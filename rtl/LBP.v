==> flow/design.v <==
module LBP ( clk, reset, gray_addr, gray_req, gray_ready, gray_data, lbp_addr, lbp_valid, lbp_data, finish);
input   	clk;
input   	reset;
output reg [13:0] 	gray_addr;
output  reg       	gray_req;
input   	gray_ready;
input   [7:0] 	gray_data;
output  [13:0] 	lbp_addr;
output reg 	lbp_valid;
output  [7:0] 	lbp_data;
output reg  	finish;
reg [6:0]x,y,x_next,y_next;
reg [3:0]fsm,fsm_next;
reg [7:0]data_in[7:0],data_out[7:0];
reg [7:0]data_in_central;
reg data_in_en,data_out_en,data_move_en,data_movein_en;
reg [3:0]conter,conter_next;
assign lbp_addr = {y,x};
assign lbp_data = (data_out[0]|data_out[1]|
						 data_out[2]|data_out[3]|
						 data_out[4]|data_out[5]|
						 data_out[6]|data_out[7]);
always@(posedge clk,posedge reset)
begin
	if(reset)
	begin
		x <= 7'd126;
		y <= 7'd0;
		fsm <= 4'd2;
		conter <= 4'd1;
		data_in[0] <= 8'd0;
		data_in[1] <= 8'd0;
		data_in[2] <= 8'd0;
		data_in[3] <= 8'd0;
		data_in_central <= 8'd0;
		data_in[4] <= 8'd0;
		data_in[5] <= 8'd0;
		data_in[6] <= 8'd0;
		data_in[7] <= 8'd0;
		data_out[0] <= 8'd0;
		data_out[1] <= 8'd0;
		data_out[2] <= 8'd0;
		data_out[3] <= 8'd0;
		data_out[4] <= 8'd0;
		data_out[5] <= 8'd0;
		data_out[6] <= 8'd0;
		data_out[7] <= 8'd0;
	end
	else
	begin
		x <= x_next;
		y <= y_next;
		fsm <= fsm_next;
		conter <= conter_next;
		if(data_in_en)
		begin
			data_in[0] <= data_in[1];
			data_in[1] <= data_in[2];
			data_in[2] <= data_in[3];
			data_in[3] <= data_in_central;
			data_in_central <= data_in[4];
			data_in[4] <= data_in[5];
			data_in[5] <= data_in[6];
			data_in[6] <= data_in[7];
			data_in[7] <= gray_data;
		end
		if(data_movein_en)
		begin
			data_in[2] <= data_in[4];
			data_in[4] <= data_in[7];
			data_in[7] <= gray_data;
		end
		if(data_out_en)
		begin
			data_out[0] <= (data_in_central <= data_in[0])? 8'd1 : 8'd0;
			data_out[1] <= (data_in_central <= data_in[1])? 8'd2 : 8'd0;
			data_out[2] <= (data_in_central <= data_in[2])? 8'd4 : 8'd0;
			data_out[3] <= (data_in_central <= data_in[3])? 8'd8 : 8'd0;
			data_out[4] <= (data_in_central <= data_in[4])? 8'd16 : 8'd0;
			data_out[5] <= (data_in_central <= data_in[5])? 8'd32 : 8'd0;
			data_out[6] <= (data_in_central <= data_in[6])? 8'd64 : 8'd0;
			data_out[7] <= (data_in_central <= data_in[7])? 8'd128 : 8'd0;
		end
		if(data_move_en)
		begin
			data_in[0] <= data_in[1];
			data_in[1] <= data_in[2];
			data_in[3] <= data_in_central;
			data_in[5] <= data_in[6];
			data_in[6] <= data_in[7];
			data_in_central <= data_in[4];
		end
	end
end
always@(*)
begin
	case(fsm)
		4'd0:
		begin
			finish = 1'b0;
			x_next = x;
			y_next = y;
			lbp_valid = 1'b0;
			data_move_en = 1'b0;
			data_movein_en = 1'b0;
			gray_req = 1'b1;
			data_in_en = 1'b1;
			data_out_en = 1'b0;
			if(conter == 4'd9)
			begin
				conter_next = 4'd1;
				fsm_next = 4'd1;
			end
			else
			begin
				conter_next = conter + 4'd1;
				fsm_next = fsm;
			end
		end
		4'd1:
		begin
			data_out_en = 1'b1;
			gray_req = 1'b0;
			data_in_en = 1'b0;
			conter_next = conter;
			lbp_valid = 1'b0;
			fsm_next = 4'd2;
			x_next = x;
			y_next = y;
			data_move_en = 1'b1;
			data_movein_en = 1'b0;
			finish = 1'b0;
		end
		4'd2:
		begin
			data_out_en = 1'b0;
			gray_req = 1'b0;
			data_movein_en = 1'b0;
			data_in_en = 1'b0;
			if(x == 7'd126 && y == 7'd126)
			begin
				x_next = x;
				y_next = y;
				fsm_next = 4'd4;
				finish = 1'b1;
				conter_next = 4'd1;
			end
			else if(x == 7'd126)
			begin
				x_next = 7'd1;
				y_next = y + 7'd1;
				fsm_next = 4'd0;
				finish = 1'b0;
				conter_next = 4'd1;
			end
			else
			begin
				x_next = x + 7'd1;
				y_next = y;
				fsm_next = 4'd3;
				finish = 1'b0;
				conter_next = 4'd10;
			end
			lbp_valid = 1'b1;
			data_move_en = 1'b0;
		end
		4'd3:
		begin
			finish = 1'b0;
			x_next = x;
			y_next = y;
			lbp_valid = 1'b0;
			data_move_en = 1'b0;
			data_in_en = 1'b0;
			gray_req = 1'b1;
			data_movein_en = 1'b1;
			data_out_en = 1'b0;
			if(conter == 4'd12)
			begin
				conter_next = 4'd1;
				fsm_next = 4'd1;
			end
			else
			begin
				conter_next = conter + 4'd1;
				fsm_next = fsm;
			end
		end
		4'd4:
		begin
			finish = 1'b1;
			data_movein_en = 1'b0;
			data_move_en = 1'b0;
			data_out_en = 1'b0;
			gray_req = 1'b0;
			conter_next = 4'd1;
			fsm_next = fsm;
			data_in_en = 1'b0;
			x_next = x;
			y_next = y;
			lbp_valid = 1'b0;
		end
		default:
		begin
			finish = 1'b0;
			data_movein_en = 1'b0;
			data_move_en = 1'b0;
			data_out_en = 1'b0;
			gray_req = 1'b0;
			conter_next = 4'd1;
			fsm_next = 4'd0;
			data_in_en = 1'b0;
			x_next = x;
			y_next = y;
			lbp_valid = 1'b0;
		end
	endcase
end
always@(conter,x,y)
begin
	case(conter)
		4'd1:
		begin
			gray_addr = {y-7'd1,x-7'd1};
		end
		4'd2:
		begin
			gray_addr = {y-7'd1,x};
		end
		4'd3:
		begin
			gray_addr = {y-7'd1,x+7'd1};
		end
		4'd4:
		begin
			gray_addr = {y,x-7'd1};
		end
		4'd5:
		begin
			gray_addr = {y,x};
		end
		4'd6:
		begin
			gray_addr = {y,x+7'd1};
		end
		4'd7:
		begin
			gray_addr = {y+7'd1,x-7'd1};
		end
		4'd8:
		begin
			gray_addr = {y+7'd1,x};
		end
		4'd9:
		begin
			gray_addr = {y+7'd1,x+7'd1};
		end
		4'd10:
		begin
			gray_addr = {y-7'd1,x+7'd1};
		end
		4'd11:
		begin
			gray_addr = {y,x+7'd1};
		end
		4'd12:
		begin
			gray_addr = {y+7'd1,x+7'd1};
		end
		default:
		begin
			gray_addr = 14'd0;
		end
	endcase
end
endmodule
# From RTL to reports: LBP
# What the tools print for LBP, step after step.
# Line numbers count from 1 in the design file above.
# Operators carry their Yosys type and port widths (W data, S select, Z words).
# Cell names lack the library's common part.
# The mark - stands for no value.
dict set report inputs {
  design {LBP}
  clock {clk}
  lib {sky130hd}
  corner {tt_025C_1v80}
}

# Word level
# Yosys after proc, flatten, opt, wreduce and memory -nomap, before mapping. Print and check cells are not counted. Equal cells are merged and count once.
dict set report word_totals {
  output_inout_bits 39
  ff_bits 158
  memories 0
  mem_bits_ro 0
  mem_bits_rw 0
  clocked_rd_ports_x_width 0
  input_bits 11
  latch_bits 0
}
dict set report op_classes {
  compare 8
  eq_ne 20
  add_sub_neg 5
  bitwise 9
  multipliers 0
  mux 45
  div_mod_pow 0
  shifts 0
  n_reduce_logical 11
}
# op count
set op_table {}
lappend op_table {{$mux W8} 19}
lappend op_table {{$pmux W14 S9} 1}
lappend op_table {{$le A8 B8 Y1} 8}
lappend op_table {{$or A8 B8 Y8} 7}
lappend op_table {{$mux W4} 7}
lappend op_table {{$eq A4 B3 Y1 const B} 5}
lappend op_table {{$eq A4 B4 Y1 const B} 5}
lappend op_table {{$pmux W4 S5} 1}
lappend op_table {{$eq A4 B2 Y1 const B} 4}
lappend op_table {{$pmux W4 S4} 1}
lappend op_table {{$add A7 B1 Y7 const B} 2}
lappend op_table {{$sub A7 B1 Y7 const B} 2}
lappend op_table {{$eq A7 B7 Y1 const B} 2}
lappend op_table {{$mux W7} 2}
lappend op_table {{$reduce_or A2 Y1} 4}
lappend op_table {{$eq A4 B1 Y1 const B} 2}
lappend op_table {{$mux W1} 7}
lappend op_table {{$reduce_and A3 Y1} 2}
lappend op_table {{$mux W6} 1}
lappend op_table {{$mux W3} 2}
lappend op_table {{$mux W5} 1}
lappend op_table {{$ne A2 B2 Y1 const B} 2}
lappend op_table {{$reduce_bool A2 Y1} 2}
lappend op_table {{$add A4 B1 Y4 const B} 1}
lappend op_table {{$logic_not A4 Y1} 1}
lappend op_table {{$mux W2} 2}
lappend op_table {{$not A1 Y1} 2}
lappend op_table {{$reduce_and A2 Y1} 1}
# Not listed: further kinds 2, cells in them 2.

# Logic depth
# Longest topological path by Yosys (ltp), each cell counted once; first at word level (registers and memories cut), then after technology mapping (sequential cells cut; the memories' decode and read muxes count).
dict set report depth {
  depth_word 7
  ABC_AREA 0
  depth_mapped 9
}

# Netlist
# Yosys stat after the flow's synthesis: flattened, memories mapped to cells. It holds for the ABC_AREA given above (unset counts as 0); a run with the other value may have another netlist.
# type count
set types {}
lappend types {dfrtp_1 95}
lappend types {ha_1 74}
lappend types {o21ai_0 81}
lappend types {nand2_1 89}
lappend types {inv_1 76}
lappend types {a21oi_1 49}
lappend types {dfstp_2 8}
lappend types {mux2i_1 18}
lappend types {mux2_2 13}
lappend types {nand4_1 18}
lappend types {a221oi_1 9}
lappend types {o221ai_1 8}
lappend types {clkbuf_1 18}
lappend types {o211ai_1 9}
lappend types {nand3_1 13}
lappend types {nor2b_1 10}
lappend types {o21a_1 8}
lappend types {buf_6 5}
# Not listed: further types 37, cells in them 92.
dict set report mapped {
  flip_flops 103
  buffers 35
  mapped_cells 693
  mapped_area_um2 6374.9
}

# Worst setup path after synthesis
# OpenSTA on the mapped netlist: ideal clock, no wires. The path of least setup slack (recovery checks aside). Input and output delay are each 20% of the period. Register names are those of the netlist, which keeps one name where synthesis merged equal registers.
dict set report synth_path {
  path_type {register to output}
  startpoint {reg x[0]}
  endpoint {out gray_addr[6]}
  stages 8
  t_first_pin_ns 0.000
  path_delay_ns 1.899
  n_path_buf 0
  t_required_ns 1.768
  tclk_ns 2.21
  slack_ns -0.131
  t_arrival_ns 1.899
  synth_period_reached_ns 2.341
}
# "path_delay_ns" is the arrival time less input delay plus setup time.
# A path that ends at an output port has no setup time.
# "stages" counts driving pins, that of a launching flip-flop among them; a cell with two outputs on the path counts twice.
# "synth_period_reached_ns" = period - worst setup slack (recovery checks aside). The figure is calculated, with input and output delays left at 20% of the set period.
# Between the ends stands the longest chain of elaborated cells between them, by number of cells; it is not shown to be the way that was timed. Of several equally long chains one is given.
# A line is the first line of the expression or statement that the cell stems from. Yosys adds cells for indexed reads and writes and turns some case tables into memories.
dict set report synth_between {
  path_cell_list {dfrtp_1 inv_1 ha_1 inv_1 or3_4 or3_2 a221oi_2 a21oi_1}
  elab_chain_len 2
}
# element line
set synth_lines {}
lappend synth_lines {{from (decl)} 12} ;# reg [6:0]x,y,x_next,y_next;
lappend synth_lines {{from (assign)} 27} ;# x <= 7'd126;
lappend synth_lines {{from (assign)} 51} ;# x <= x_next;
lappend synth_lines {{$add A7 B1 Y7} 268} ;# gray_addr = {y+7'd1,x+7'd1};
lappend synth_lines {{$pmux W14 S9} 221} ;# case(conter)
lappend synth_lines {{to (decl)} 4} ;# output reg [13:0] gray_addr;

# Worst path after layout
# Path of least setup slack in the final report of flow run A (OpenROAD, finished layout, wires in). Where an end is a register, its clock arrival counts in the times.
dict set report layout_path {
  path_type {register to output}
  startpoint {reg conter[0]}
  endpoint {out gray_addr[10]}
  n_path_buf 3
  slack_ns -0.30
  stages 9
  tclk_ns 2.48
  t_arrival_ns 2.28
  t_required_ns 1.98
  t_first_pin_ns 0.35
}
# Between the ends stands the longest chain of elaborated cells between them, by number of cells; it is not shown to be the way that was timed. Of several equally long chains one is given.
dict set report layout_between {
  path_cell_list {dfstp_2 buf_6 ha_4 a21oi_2 a31o_2 buf_4 o311ai_4 a221o_1 buf_2}
  elab_chain_len 3
}
# element line
set layout_lines {}
lappend layout_lines {{from (decl)} 17} ;# reg [3:0]conter,conter_next;
lappend layout_lines {{from (assign)} 30} ;# conter <= 4'd1;
lappend layout_lines {{from (assign)} 54} ;# conter <= conter_next;
lappend layout_lines {{$eq A4 B4 Y1} 221} ;# case(conter)
lappend layout_lines {{$reduce_or A2 Y1} -}
lappend layout_lines {{$pmux W14 S9} 221}
lappend layout_lines {{to (decl)} 4} ;# output reg [13:0] gray_addr;

# Flow runs of LBP

Design LBP on sky130hd. What follows are 2 stored runs of the flow, each under its own settings; their order means nothing. The constraints put input and output delay at 20% of the set period each and load the outputs with 0.01 pF.
By "clock_period_reached_ns" is meant the clock period of the run minus its worst setup slack. This is arithmetic on one report: input and output delays are still those of the set period (20% each).
"worst_path_ns" means the part of the period allowed to the worst setup path (the constraints hold back 20% at inputs and 20% at outputs) less its slack; where the path has registers, the arrival times of their clocks count too.
"power_total_mw": no workload was simulated; the value follows from the tool's default switching activity.

# flow run A
==> flow/run.sh <==
#!/bin/bash
# the make line also repeats the synthesis and layout settings of config.mk as NAME=value (left out here)
make -C /OpenROAD-flow-scripts/flow DESIGN_CONFIG=/design/flow/config.mk WORK_HOME=/design/flow/orfs CLKGATE_MAP_FILE= finish
==> flow/config.mk <==
export PLATFORM = sky130hd
export DESIGN_NAME = LBP
export DESIGN_NICKNAME = LBP
export VERILOG_FILES = /design/flow/design.v
export SDC_FILE = /design/flow/constraint.sdc
export NUM_CORES = 4
export LEC_CHECK = 0
export CAP_MARGIN = 20
export CORE_ASPECT_RATIO = 0.96
export CORE_MARGIN = 2
export CORE_UTILIZATION = 54
export GPL_ROUTABILITY_DRIVEN = 1
export PLACE_DENSITY_LB_ADDON = 0.05
export SETUP_SLACK_MARGIN = 0.57
export SLEW_MARGIN = 20
==> flow/constraint.sdc <==
create_clock -name core_clock -period 2.48 [get_ports {clk}]
set_input_delay 0.4960 -clock core_clock [delete_from_list [all_inputs] [get_ports {clk}]]
set_output_delay 0.4960 -clock core_clock [all_outputs]
set_load 0.01 [all_outputs]

==> flow run A: results <==
cell_area_final_um2=8266.7
final_hold_ws_ns=0.479
worst_path_ns=2.28
path_kind="register to output"
tns_setup_ns=-3.026
synthArea_um2=6374.9
power_total_mw=3.076
clock_period_reached_ns=2.779
total_die_area_um2=12690.2
final_setup_ws_ns=-0.299

# flow run B
==> flow/run.sh <==
#!/bin/bash
# the make line also repeats the synthesis and layout settings of config.mk as NAME=value (left out here)
make -C /OpenROAD-flow-scripts/flow DESIGN_CONFIG=/design/flow/config.mk WORK_HOME=/design/flow/orfs CLKGATE_MAP_FILE= finish
==> flow/config.mk <==
export PLATFORM = sky130hd
export DESIGN_NAME = LBP
export DESIGN_NICKNAME = LBP
export VERILOG_FILES = /design/flow/design.v
export SDC_FILE = /design/flow/constraint.sdc
export NUM_CORES = 4
export LEC_CHECK = 0
export CAP_MARGIN = 15
export CORE_ASPECT_RATIO = 0.59
export CORE_MARGIN = 6
export CORE_UTILIZATION = 59
export CTS_CLUSTER_SIZE = 74
export GPL_TIMING_DRIVEN = 1
export MAX_ROUTING_LAYER = met4
export PLACE_DENSITY = 0.53
export SETUP_SLACK_MARGIN = 0.56
export SLEW_MARGIN = 20
export TNS_END_PERCENT = 70
==> flow/constraint.sdc <==
create_clock -name core_clock -period 2.95 [get_ports {clk}]
set_input_delay 0.5900 -clock core_clock [delete_from_list [all_inputs] [get_ports {clk}]]
set_output_delay 0.5900 -clock core_clock [all_outputs]
set_load 0.01 [all_outputs]

==> flow run B: results <==
cell_area_final_um2=7863.8
final_hold_ws_ns=0.480
worst_path_ns=2.41
path_kind="register to output"
tns_setup_ns=-0.100
synthArea_um2=6374.9
power_total_mw=2.655
clock_period_reached_ns=3.003
total_die_area_um2=13530.3
final_setup_ws_ns=-0.053
